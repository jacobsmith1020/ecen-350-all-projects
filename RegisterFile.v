==> flow/design.v <==
`timescale 1ns / 1ps
module RegisterFile(BusA, BusB, BusW, RA, RB, RW, RegWr, Clk);
  output [63:0] BusA;
  output [63:0] BusB;
  input [63:0] BusW;
  input [4:0]RW;
  input [4:0]RA;
  input [4:0]RB;
  input RegWr;
  input Clk;
  reg [31:0] registers [63:0];
  assign #2 BusA = registers[RA];
  assign #2 BusB = registers[RB];
  always@(Clk) 
    begin
      registers[31] <= #3 1'd0;
    end
  always@(negedge Clk) 
    begin
      if(RegWr) 
        if(RW != 5'd31) 
          registers[RW] <= #3 BusW;
      	else
          registers[31] <= #3 1'd0; 
    end
endmodule
---- Reports on RegisterFile ----
Tool output for the design above, in the order of the flow.
Line numbers count from 1 in the design file above.
Operators carry their Yosys type and port widths (W data, S select, Z words).
Library cell names are shortened.
Not given: n/a
set-up
  design top .............................. RegisterFile
  clock input ............................. Clk
  standard-cell library ................... sky130hd
  timing corner ........................... tt_025C_1v80

---- Word level ----
Counts by Yosys on the flattened word-level netlist (proc, flatten, opt, wreduce). Print and check cells are left out. Cells with the same type and inputs are merged into one.
bit counts
  register bits after elaboration ......... 992
  input bits .............................. 81
  output and inout bits ................... 128
  cells after elaboration ................. 160
operators by class
  equality and inequality tests ........... 93
  multiplexer cells ....................... 2
  reduce/logical cells .................... 34
operators with widths
  kind                  count
  $pmux W32 S32         2
  $eq A5 B5 Y1 const B  47
  $eq A5 B4 Y1 const B  24
  $reduce_and A3 Y1     31
  $eq A5 B3 Y1 const B  12
  $eq A5 B2 Y1 const B  6
  $eq A5 B1 Y1 const B  3
  $logic_not A6 Y1      2
  $ne A5 B5 Y1 const B  1
  $logic_not A5 Y1      1

---- Longest topological paths ----
Yosys ltp: most cells in a row. Word level: on the elaborated netlist, between registers, memories and ports. Mapped: between sequential cells and ports; inverters and the memories' decode and read muxes count.
depth
  word-level depth ........................ 2
  ABC_AREA ................................ 0
  gate-level depth with buffers ........... 10
  gate-level depth less buffers ........... 6

---- Netlist ----
The flow's flattened synthesis, as Yosys stat reports it; memories are mapped. The netlist is that of the ABC_AREA named above (0 if unset); the other value can give another one.
cells by type
  cell type  count  area in all (µm²)
  edfxtp_1   992    2.98E+04
  a22oi_1    546    4.1E+03
  mux2i_1    95     950.912
  buf_4      111    833.299
  a22o_1     79     691.914
  nor2_1     161    604.33
  buf_2      113    565.542
  a221oi_1   63     551.779
  nand4_1    86     538.016
  nand2_1    138    517.997
  a21oi_1    89     445.427
  nand3_1    54     270.259
  o21ai_0    48     240.23
  mux2_2     20     225.216
  a222oi_1   22     220.211
  nor3_1     43     215.206
  nor2_2     32     200.192
  a31oi_1    31     193.936
Other cell types: 60; their cells: 412.
synthesis totals
  mapped cells ............................ 3135
  chip area (Yosys) ....................... 44440.1 µm²
  sequential area ......................... 29788.6 µm²
  flip-flop cells ......................... 992
  buffer cells ............................ 283

==> runs of RegisterFile <==
Top module RegisterFile; platform sky130hd; tools Yosys and OpenROAD; 2 stored runs in no particular order. Input and output delays are each 20% of the period that was set; the output load is 0.01 pF.
"finish__power__total" is the tool's figure for a default switching activity; nothing was simulated.

Flow files of run A
==> flow/run.sh <==
#!/bin/bash
# the make line also repeats the synthesis and layout settings of config.mk as NAME=value (left out here)
make -C /OpenROAD-flow-scripts/flow DESIGN_CONFIG=/design/flow/config.mk WORK_HOME=/design/flow/orfs CLKGATE_MAP_FILE= finish
==> flow/config.mk <==
export PLATFORM = sky130hd
export DESIGN_NAME = RegisterFile
export DESIGN_NICKNAME = RegisterFile
export VERILOG_FILES = /design/flow/design.v
export SDC_FILE = /design/flow/constraint.sdc
export NUM_CORES = 4
export LEC_CHECK = 0
export CAP_MARGIN = 20
export CELL_PAD_IN_SITES_DETAIL_PLACEMENT = 2
export CORE_MARGIN = 2
export CORE_UTILIZATION = 57
export HOLD_SLACK_MARGIN = 0.19
export MAX_ROUTING_LAYER = met5
export SLEW_MARGIN = 15
==> flow/constraint.sdc <==
create_clock -name core_clock -period 9.79 [get_ports {Clk}]
set_input_delay 1.9580 -clock core_clock [delete_from_list [all_inputs] [get_ports {Clk}]]
set_output_delay 1.9580 -clock core_clock [all_outputs]
set_load 0.01 [all_outputs]

report of run A: did not finish, cts, DPL-0033

Flow files of run B
==> flow/run.sh <==
#!/bin/bash
# the make line also repeats the synthesis and layout settings of config.mk as NAME=value (left out here)
make -C /OpenROAD-flow-scripts/flow DESIGN_CONFIG=/design/flow/config.mk WORK_HOME=/design/flow/orfs CLKGATE_MAP_FILE= finish
==> flow/config.mk <==
export PLATFORM = sky130hd
export DESIGN_NAME = RegisterFile
export DESIGN_NICKNAME = RegisterFile
export VERILOG_FILES = /design/flow/design.v
export SDC_FILE = /design/flow/constraint.sdc
export NUM_CORES = 4
export LEC_CHECK = 0
export CAP_MARGIN = 20
export CELL_PAD_IN_SITES_DETAIL_PLACEMENT = 0
export CELL_PAD_IN_SITES_GLOBAL_PLACEMENT = 2
export CORE_MARGIN = 2
export CORE_UTILIZATION = 26
export CTS_CLUSTER_SIZE = 59
export GPL_ROUTABILITY_DRIVEN = 1
export SLEW_MARGIN = 20
export TNS_END_PERCENT = 5
==> flow/constraint.sdc <==
create_clock -name core_clock -period 5.21 [get_ports {Clk}]
set_input_delay 1.0420 -clock core_clock [delete_from_list [all_inputs] [get_ports {Clk}]]
set_output_delay 1.0420 -clock core_clock [all_outputs]
set_load 0.01 [all_outputs]

report of run B
yosys chip area after synthesis (um^2): 44440.1
finish__design__die__area: 174248.0
finish__design__instance__utilization: 0.3816
finish__timing__setup__ws: -0.999
finish__timing__hold__ws: 3.118
finish__power__total: 2.283e-02
